==> flow/design.v <==
`timescale 1us / 1us
module i2c_master#(
            parameter DATA_WIDTH = 8,
            parameter REG_WIDTH  = 8,
            parameter ADDR_WIDTH = 7 )
    (
            input                           i_clk,
            input                           i_rst,
            input                           i_enable,
            input                           i_rw,
            input       [DATA_WIDTH-1:0]    i_mosi_data,
            input       [REG_WIDTH-1:0]     i_reg_addr,
            input       [ADDR_WIDTH-1:0]    i_device_addr,
            input  wire [15:0]              i_divider,
            output reg  [DATA_WIDTH-1:0]     o_miso_data = 0,
            output reg                      o_busy = 0,
            inout                           io_sda,
            inout                           io_scl
    );
    localparam S_IDLE                =       8'h00;
    localparam S_START               =       8'h01;
    localparam S_WRITE_ADDR_W        =       8'h02;
    localparam S_CHECK_ACK           =       8'h03;
    localparam S_WRITE_REG_ADDR      =       8'h04;
    localparam S_RESTART             =       8'h05;
    localparam S_WRITE_ADDR_R        =       8'h06;
    localparam S_READ_REG            =       8'h07;
    localparam S_SEND_NACK           =       8'h08;
    localparam S_SEND_STOP           =       8'h09;
    localparam S_WRITE_REG_DATA      =       8'h0A;
    localparam S_WRITE_REG_ADDR_MSB  =       8'h0B;
    localparam S_WRITE_REG_DATA_MSB  =       8'h0C;
    localparam S_READ_REG_MSB        =       8'h0D;
    localparam S_SEND_ACK            =       8'h0E;    
    reg scl_out = 0;
    reg [ADDR_WIDTH:0] saved_device_addr = 0;
    reg [REG_WIDTH-1:0] saved_reg_addr = 0;
    reg [DATA_WIDTH-1:0] saved_mosi_data = 0;
    reg [7:0] state = S_IDLE;
    reg [7:0] post_state = S_IDLE;
    reg [1:0] proc_counter = 0;
    reg [7:0] bit_counter = 0;
    reg sda_out = 0;
    reg post_sda_out = 0;
    reg ack_recieved = 0;
    reg enable = 0;
    reg rw = 0;
    wire sda_oe;
    assign sda_oe = (state!=S_IDLE && state!=S_CHECK_ACK && state!=S_READ_REG && state!=S_READ_REG_MSB);
    wire scl_oe;
    assign scl_oe = (state!=S_IDLE && proc_counter!=1 && proc_counter!=2);
    assign io_scl = (scl_oe) ? scl_out : 1'bz;
    assign io_sda = (sda_oe) ? sda_out : 1'bz;
    reg [15:0] divider_counter = 0;
    wire divider_tick;
    assign divider_tick = (divider_counter == i_divider) ? 1 : 0;
    always@(posedge i_clk)begin
        if(i_rst)begin
            divider_counter <= 0;
        end
        else begin
            if(divider_counter == i_divider)begin
                divider_counter <= 0;
            end
            else begin
                divider_counter <= divider_counter + 1;
            end
        end
    end
    always@(posedge i_clk)begin
        if(i_rst)begin
            sda_out <= 1;
            scl_out <= 1;
            proc_counter <= 0;
            bit_counter <= 0;
            ack_recieved <= 0;
            o_miso_data <= 0;
            saved_device_addr <= 0;
            saved_reg_addr <= 0;
            saved_mosi_data <= 0;
            enable <= 0;
            o_busy <= 0;
            rw <= 0;
            post_state <= S_IDLE;
            state <= S_IDLE;
        end
        else begin
            if(divider_tick)begin
                case(state)
                    S_IDLE: begin
                        proc_counter <= 0;
                        sda_out <= 1;
                        scl_out <= 1;
                        enable <= i_enable;
                        saved_device_addr <= {i_device_addr, 1'b0};
                        saved_reg_addr <= i_reg_addr;
                        saved_mosi_data <= i_mosi_data;
                        o_busy <= 0;
                        ack_recieved <= 0;
                        rw <= i_rw;
                        if(enable)begin
                            state <= S_START;
                            post_state <= S_WRITE_ADDR_W;
                        end
                    end
                    S_START: begin
                        case(proc_counter)
                            0: begin
                                proc_counter <= 1;
                                o_busy <= 1;
                                enable <= 0;
                            end
                            1: begin
                                sda_out <= 0;
                                proc_counter <= 2;
                            end
                            2: begin
                                proc_counter <= 3;
                                bit_counter <= 8;
                            end
                            3: begin
                                scl_out <= 0;
                                proc_counter <= 0;
                                state <= post_state;
                                sda_out <= saved_device_addr[ADDR_WIDTH];
                            end
                        endcase
                    end
                    S_WRITE_ADDR_W: begin
                        case(proc_counter)
                            0:begin
                                scl_out <= 1;
                                proc_counter <= 1;
                            end
                            1: begin
                                if(io_scl == 1)begin
                                    proc_counter <= 2;
                                end
                            end
                            2: begin
                                scl_out <= 0;
                                bit_counter <= bit_counter -1;
                                proc_counter <= 3;
                            end
                            3: begin
                                if(bit_counter == 0)begin
                                    post_sda_out <= saved_reg_addr[REG_WIDTH-1];
                                    if(REG_WIDTH == 16)begin
                                        post_state <= S_WRITE_REG_ADDR_MSB;
                                    end
                                    else begin
                                        post_state <= S_WRITE_REG_ADDR;
                                    end
                                    state <= S_CHECK_ACK;
                                    bit_counter <= 8;
                                end
                                else begin
                                  sda_out <= saved_device_addr[bit_counter-1];
                                end
                                proc_counter <= 0;
                            end
                        endcase
                    end
                    S_CHECK_ACK: begin
                        case(proc_counter)
                            0:begin
                                scl_out <= 1;
                                proc_counter <= 1;
                            end
                            1: begin
                                if(io_scl == 1)begin
                                    ack_recieved <= 0;
                                    proc_counter <= 2;
                                end
                            end
                            2: begin
                                scl_out <= 0;
                                if(io_sda == 0)begin
                                    ack_recieved <= 1;
                                end
                                proc_counter <= 3;
                            end
                            3: begin
                                if(ack_recieved)begin
                                    state <= post_state;
                                    ack_recieved <= 0;
                                    sda_out <= post_sda_out;
                                end
                                else begin
                                    state <= S_IDLE;
                                end
                                proc_counter <= 0;
                            end
                        endcase
                    end
                    S_WRITE_REG_ADDR_MSB: begin
                        case(proc_counter)
                            0:begin
                                scl_out <= 1;
                                proc_counter <= 1;
                            end
                            1: begin
                                if(io_scl == 1)begin
                                    ack_recieved <= 0;
                                    proc_counter <= 2;
                                end
                            end
                            2: begin
                                scl_out <= 0;
                                bit_counter <= bit_counter -1;
                                proc_counter <= 3;
                            end
                            3: begin
                                if(bit_counter == 0)begin
                                    post_state <= S_WRITE_REG_ADDR;
                                    post_sda_out <= saved_reg_addr[7];
                                    bit_counter <= 8; 
                                    sda_out <= 0;
                                    state <= S_CHECK_ACK;
                                end
                                else begin
                                  sda_out <= saved_reg_addr[bit_counter+7];
                                end
                                proc_counter <= 0;
                            end
                        endcase
                    end
                    S_WRITE_REG_ADDR: begin
                        case(proc_counter)
                            0:begin
                                scl_out <= 1;
                                proc_counter <= 1;
                            end
                            1: begin
                                if(io_scl == 1)begin
                                    ack_recieved <= 0;
                                    proc_counter <= 2;
                                end
                            end
                            2: begin
                                scl_out <= 0;
                                bit_counter <= bit_counter -1;
                                proc_counter <= 3;
                            end
                            3: begin
                                if(bit_counter == 0)begin
                                    if(rw == 0)begin
                                        if(DATA_WIDTH == 16)begin
                                            post_state <= S_WRITE_REG_DATA_MSB;
                                            post_sda_out <= saved_mosi_data[15];
                                        end
                                        else begin
                                            post_state <= S_WRITE_REG_DATA;
                                            post_sda_out <= saved_mosi_data[7];
                                        end
                                    end
                                    else begin
                                        post_state <= S_RESTART;
                                        post_sda_out <= 1;
                                    end
                                    bit_counter <= 8; 
                                    sda_out <= 0;
                                    state <= S_CHECK_ACK;
                                end
                                else begin
                                    sda_out <= saved_reg_addr[bit_counter-1];
                                end
                                proc_counter <= 0;
                            end
                        endcase
                    end
                    S_WRITE_REG_DATA_MSB: begin
                        case(proc_counter)
                            0:begin
                                scl_out <= 1;
                                proc_counter <= 1;
                            end
                            1: begin
                                if(io_scl == 1)begin
                                    ack_recieved <= 0;
                                    proc_counter <= 2;
                                end
                            end
                            2: begin
                                scl_out <= 0;
                                bit_counter <= bit_counter -1;
                                proc_counter <= 3;
                            end
                            3: begin
                                if(bit_counter == 0)begin
                                    state <= S_CHECK_ACK;
                                    post_state <= S_WRITE_REG_DATA;
                                    post_sda_out <= saved_mosi_data[7];
                                    bit_counter <= 8; 
                                    sda_out <= 0;
                                end
                                else begin
                                    sda_out <= saved_mosi_data[bit_counter+7];
                                end
                                proc_counter <= 0;
                            end
                        endcase
                    end
                    S_WRITE_REG_DATA: begin
                        case(proc_counter)
                            0:begin
                                scl_out <= 1;
                                proc_counter <= 1;
                            end
                            1: begin
                                if(io_scl == 1)begin
                                    ack_recieved <= 0;
                                    proc_counter <= 2;
                                end
                            end
                            2: begin
                                scl_out <= 0;
                                bit_counter <= bit_counter -1;
                                proc_counter <= 3;
                            end
                            3: begin
                                if(bit_counter == 0)begin
                                    state <= S_CHECK_ACK;
                                    post_state <= S_SEND_STOP;
                                    post_sda_out <= 0;
                                    bit_counter <= 8; 
                                    sda_out <= 0;
                                end
                                else begin
                                    sda_out <= saved_mosi_data[bit_counter-1];
                                end
                                proc_counter <= 0;
                            end
                        endcase
                    end
                    S_RESTART: begin
                        case(proc_counter)
                            0:begin
                                proc_counter <= 1;
                            end
                            1: begin
                                proc_counter <= 2;
                                scl_out <= 1;
                            end
                            2: begin
                                proc_counter <= 3;
                            end
                            3: begin
                                state <= S_START;
                                post_state <= S_WRITE_ADDR_R;
                                saved_device_addr[0] <= 1'b1;
                                proc_counter <= 0;
                            end
                        endcase
                    end
                    S_WRITE_ADDR_R: begin
                        case(proc_counter)
                            0:begin
                                scl_out <= 1;
                                proc_counter <= 1;
                            end
                            1: begin
                                if(io_scl == 1)begin
                                    ack_recieved <= 0;
                                    proc_counter <= 2;
                                end
                            end
                            2: begin
                                scl_out <= 0;
                                bit_counter <= bit_counter -1;
                                proc_counter <= 3;
                            end
                            3: begin
                                if(bit_counter == 0)begin
                                    if(DATA_WIDTH == 16)begin
                                        post_state <= S_READ_REG_MSB;
                                        post_sda_out <= 0;
                                    end
                                    else begin
                                        post_state <= S_READ_REG;
                                        post_sda_out <= 0;
                                    end
                                    state <= S_CHECK_ACK;
                                    bit_counter <= 8;
                                end
                                else begin
                                  sda_out <= saved_device_addr[bit_counter-1];
                                end
                                proc_counter <= 0;
                            end
                        endcase
                    end
                    S_READ_REG_MSB: begin
                        case(proc_counter)
                            0:begin
                                scl_out <= 1;
                                proc_counter <= 1;
                            end
                            1: begin
                                if(io_scl == 1)begin
                                    ack_recieved <= 0;
                                    proc_counter <= 2;
                                end
                            end
                            2: begin
                                scl_out <= 0; 
                                o_miso_data[bit_counter+7] <= io_sda;
                                bit_counter <= bit_counter -1;
                                proc_counter <= 3;
                            end
                            3: begin
                                if(bit_counter == 0)begin
                                    post_state <= S_READ_REG;
                                    state <= S_SEND_ACK;
                                    bit_counter <= 8;
                                    sda_out <= 0;
                                end
                                proc_counter <= 0;
                            end
                        endcase
                    end
                    S_READ_REG: begin
                        case(proc_counter)
                            0:begin
                                scl_out <= 1;
                                proc_counter <= 1;
                            end
                            1: begin
                                if(io_scl == 1)begin
                                    ack_recieved <= 0;
                                    proc_counter <= 2;
                                end
                            end
                            2: begin
                                scl_out <= 0; 
                                o_miso_data[bit_counter-1] <= io_sda;
                                bit_counter <= bit_counter -1;
                                proc_counter <= 3;
                            end
                            3: begin
                                if(bit_counter == 0)begin
                                    state <= S_SEND_NACK;
                                    sda_out <= 1;
                                end
                                proc_counter <= 0;
                            end
                        endcase
                    end
                    S_SEND_NACK: begin
                        case(proc_counter)
                            0:begin
                                scl_out <= 1;
                                sda_out <= 1;
                                proc_counter <= 1;
                            end
                            1: begin
                                if(io_scl == 1)begin
                                    ack_recieved <= 0;
                                    proc_counter <= 2;
                                end
                            end
                            2: begin
                                proc_counter <= 3;
                                scl_out <= 0;
                            end
                            3: begin
                                state <= S_SEND_STOP;
                                proc_counter <= 0;
                                sda_out <= 0;
                            end
                        endcase
                    end
                    S_SEND_ACK: begin
                        case(proc_counter)
                            0:begin
                                scl_out <= 1;
                                proc_counter <= 1;
                                sda_out <= 0;
                            end
                            1: begin
                                if(io_scl == 1)begin
                                    proc_counter <= 2;
                                end
                            end
                            2: begin
                                proc_counter <= 3;
                                scl_out <= 0;
                            end
                            3: begin
                                state <= post_state;
                                proc_counter <= 0;
                            end
                        endcase
                    end
                    S_SEND_STOP: begin
                        case(proc_counter)
                            0:begin
                                scl_out <= 1;
                                proc_counter <= 1;
                            end
                            1: begin
                                if(io_scl == 1)begin
                                    proc_counter <= 2;
                                end
                            end
                            2: begin
                                proc_counter <= 3;
                                sda_out <= 1;
                            end
                            3: begin
                                state <= S_IDLE;
                                proc_counter <= 0;
                            end
                        endcase
o_busy<=0;
                    end
                endcase
            end
        end
    end
endmodule
* From RTL to reports: i2c_master
The steps from the RTL of i2c_master to its reports follow in flow order.
Lines are those of the file above, counted from 1.
Operators carry their Yosys type and port widths (W data, S select, Z words).
Library cell names are shortened.
Not given: n/a
- Top module :: i2c_master
- Clock port :: i_clk
- Library :: sky130hd
- Library corner :: tt_025C_1v80

* Word-level counts
Source: Yosys, flattened and elaborated, memories not mapped. Widths are those after wreduce. Registers that Yosys merges into a memory's read port (data or address) are not register bits. Print and check cells do not count.
- Word width x clocked read ports :: 0
- Output and inout port bits :: 11
- Memories kept :: 0
- Latch bits :: 0
- Register bits :: 81
- RAM bits :: 0
- Bits in read-only memories :: 0
- Mux-type cells :: 85
- Reduce/logical cells :: 46
- Add/subtract/negate cells :: 5
- Shift-type cells :: 9
- Div/mod/pow operators :: 0
- Eq/ne operators :: 71
- Multipliers :: 0
- Bitwise logic cells :: 7
- Order comparisons :: 0
** Operators by type and width (count)
- $mux W8 :: 29
- $shiftx A8 B32 Y1 :: 5
- $pmux W8 S9 :: 1
- $shift A1 B33 Y8 :: 2
- $shift A1 B33 Y8 const A :: 2
- $eq A8 B4 Y1 const B :: 7
- $pmux W8 S7 :: 1
- $ne A2 B1 Y1 const B :: 24
- $mux W1 :: 35
- $ne A2 B2 Y1 const B :: 17
- $neg A32 Y33 :: 1
- $neg A9 Y33 :: 1
- $eq A8 B3 Y1 const B :: 4
- $pmux W8 S2 :: 2
- $reduce_and A14 Y1 :: 2
- $pmux W8 S3 :: 1
- $reduce_and A18 Y1 :: 1
- $reduce_bool A9 Y1 :: 2
- $add A16 B1 Y16 const B :: 1
- $eq A16 B16 Y1 :: 1
- $reduce_or A2 Y1 :: 8
- $eq A8 B2 Y1 const B :: 2
- $and A8 B8 Y8 :: 2
- $or A8 B8 Y8 :: 2
- $not A8 Y8 :: 2
- $logic_not A8 Y1 :: 2
- $pmux W2 S4 :: 2
- $reduce_bool A15 Y1 :: 1
Not listed: further kinds 40, cells in them 63.

* Longest topological paths
Longest topological path by Yosys (ltp), each cell counted once; first at word level (registers and memories cut), then after technology mapping (sequential cells cut; the memories' decode and read muxes count).
- Depth in word-level cells :: 9
- ABC_AREA :: 1
- Depth in mapped cells :: 30

* After synthesis
Yosys stat after the flow's synthesis: flattened, memories mapped to cells. It holds for the ABC_AREA given above (unset counts as 0); a run with the other value may have another netlist.
** Cell types (count)
- dfxtp_1 :: 72
- nor2_1 :: 120
- inv_1 :: 109
- nand2_1 :: 106
- o21ai_0 :: 68
- a21oi_1 :: 57
- nand3_1 :: 53
- ha_1 :: 18
- a211oi_1 :: 16
- nand4_1 :: 18
- xnor2_1 :: 12
- nand2_2 :: 14
- xor2_1 :: 9
- nor3_1 :: 15
- buf_6 :: 6
- nor2_4 :: 6
- nor2_8 :: 3
- clkbuf_1 :: 13
Other cell types: 37; their cells: 90.
- Area of sequential cells :: 1471.4 um2
- Cell area after synthesis :: 5352.6 um2
- Cells in the netlist :: 805
- Flip-flop cells :: 73

* Path before layout
Source: OpenSTA report_checks on the synthesized netlist (no wires, ideal clock, input and output delay 20% of the period each), path of least setup slack; recovery checks are left aside. Register names are those of the netlist, which keeps one name where synthesis merged equal registers.
- Path type :: flip-flop to flip-flop
- From :: register bit_counter[0]
- To :: register o_miso_data[3]
- Delay of the path :: 3.393 ns
- Data required time :: 4.044 ns
- Launch time at the first pin :: 0.000 ns
- Clock period :: 4.11 ns
- Setup time :: 0.066 ns
- Slack :: 0.717 ns
- Arrival time :: 3.327 ns
- Stages on the path :: 31
- Period reached after synthesis :: 3.393 ns
"delay of the path" = arrival - input delay + setup time.
"stages on the path": output pins that drive a net of the path, with the launching flip-flop's if there is one; two outputs of one cell count as two.
"period reached after synthesis" is the clock period less the worst setup slack; recovery checks do not enter. This is arithmetic on one report: input and output delays are still those of the set period (20% each).
A register here has more assigning lines than the two given.
Where a signal picks the word or bit written, the line may be left out of the assigning lines.
- Cell sequence :: dfxtp_1 inv_1 clkbuf_1 ha_1 inv_1 nand2_2 nand2_4 nor2_2 nand2_2 nor2_4 nand2_1 nor2_1 inv_1 ha_1 inv_1 nand2_1 nor2_1 nand2_1 nor2_1 nand3_1 nor2_1 nand2_1 nand2_1 nand2_1 inv_2 nand3_4 nor2_8 nand3_1 nand2_1 nand3_1 a21oi_2
** RTL lines, path after synthesis
- start, declared :: line 42 : reg [7:0] bit_counter = 0;
- start, assigned :: line 142 : bit_counter <= bit_counter -1;
- start, assigned :: line 210 : bit_counter <= bit_counter -1;
- end, assigned :: line 77 : o_miso_data <= 0;
- end, declared :: line 15 : output reg  [DATA_WIDTH-1:0]     o_miso_data = 0,
Chain of elaborated cells between the ends: none given.

* Path in the finished layout
From the final timing report of flow run 1: the path of least setup slack in the routed layout; clock arrival at registers is part of the times.
- Path type :: flip-flop to flip-flop
- From :: register bit_counter[1]
- To :: register o_miso_data[1]
- Clock period :: 4.44 ns
- Launch time at the first pin :: 0.34 ns
- Slack :: 0.75 ns
- Arrival time :: 3.98 ns
- Setup time :: 0.06 ns
- Stages on the path :: 30
- Data required time :: 4.72 ns
A register here has more assigning lines than the two given.
Where a signal picks the word or bit written, the line may be left out of the assigning lines.
- Cell sequence :: dfxtp_1 inv_1 ha_1 inv_1 nand2_2 nand2_4 nor2_2 nand2_2 nor2_4 nand2_1 nor2_1 inv_1 ha_1 inv_1 nand2_1 nor2_1 nand2_1 nor2_1 nand3_1 nor2_1 nand2_1 nand2_1 nand2_1 inv_2 nand3_4 nor2_8 nand3_1 nand2_1 nand3_1 a21oi_2
** RTL lines, path post-layout
- start, declared :: line 42 : reg [7:0] bit_counter = 0;
- start, assigned :: line 142 : bit_counter <= bit_counter -1;
- start, assigned :: line 210 : bit_counter <= bit_counter -1;
- end, assigned :: line 77 : o_miso_data <= 0;
- end, declared :: line 15 : output reg  [DATA_WIDTH-1:0]     o_miso_data = 0,
Chain of elaborated cells between the ends: none given.

Subject: flow runs of i2c_master

Hi,

Measured results for i2c_master: 2 stored runs of the Yosys and OpenROAD flow on sky130hd. The settings differ; the order carries no meaning. The constraints put input and output delay at 20% of the set period each and load the outputs with 0.01 pF.
"clock period achieved" is the run's clock period less its worst setup slack. It is reckoned from that one timing run; input and output delays stay at 20% of the period that was set.
"time of the worst setup path" is the time allowed to the run's worst setup path (the clock period less input and output delay, where it has them) less its slack. Clock arrival times count: a late capture clock shortens it, a late launch clock lengthens it.
"total design power" is the tool's figure for a default switching activity; nothing was simulated.

** Flow run 1
- Settings :: period_ns=4.44; CORE_UTILIZATION=22; SETUP_SLACK_MARGIN=0.06; PLACE_DENSITY_LB_ADDON=0.01; HOLD_SLACK_MARGIN=0.03; CORE_MARGIN=2; ABC_AREA=1; GPL_TIMING_DRIVEN=1; CTS_CLUSTER_SIZE=41; CTS_CLUSTER_DIAMETER=222; MIN_ROUTING_LAYER=met2; CAP_MARGIN=20; SLEW_MARGIN=20
- Netlist area reported by Yosys :: 5,352.6 um2
- Total die area :: 25,593.6 um2
- Std-cell area (final layout) :: 6,530.0 um2
- Final design utilization :: 0.271
- Setup slack of the critical path :: 0.746 ns
- Post-route setup TNS :: 0.000 ns
- Post-route worst hold slack :: 0.458 ns
- Total design power :: 1,627 uW
- Clock period achieved :: 3.694 ns
- Time of the worst setup path :: 3.69 ns
- Critical path kind :: flip-flop to flip-flop

** Flow run 2
- Settings :: period_ns=4.14; CORE_UTILIZATION=18; SETUP_SLACK_MARGIN=-0.19; PLACE_DENSITY=0.61; CELL_PAD_IN_SITES_GLOBAL_PLACEMENT=1; CTS_CLUSTER_SIZE=66; CTS_CLUSTER_DIAMETER=150; SLEW_MARGIN=20; CAP_MARGIN=20; CORE_MARGIN=2
- Netlist area reported by Yosys :: 5,187.5 um2
- Total die area :: 30,192.5 um2
- Std-cell area (final layout) :: 6,592.6 um2
- Final design utilization :: 0.231
- Setup slack of the critical path :: 0.048 ns
- Post-route setup TNS :: 0.000 ns
- Post-route worst hold slack :: 0.456 ns
- Total design power :: 1,662 uW
- Clock period achieved :: 4.092 ns
- Time of the worst setup path :: 4.09 ns
- Critical path kind :: flip-flop to flip-flop

Regards
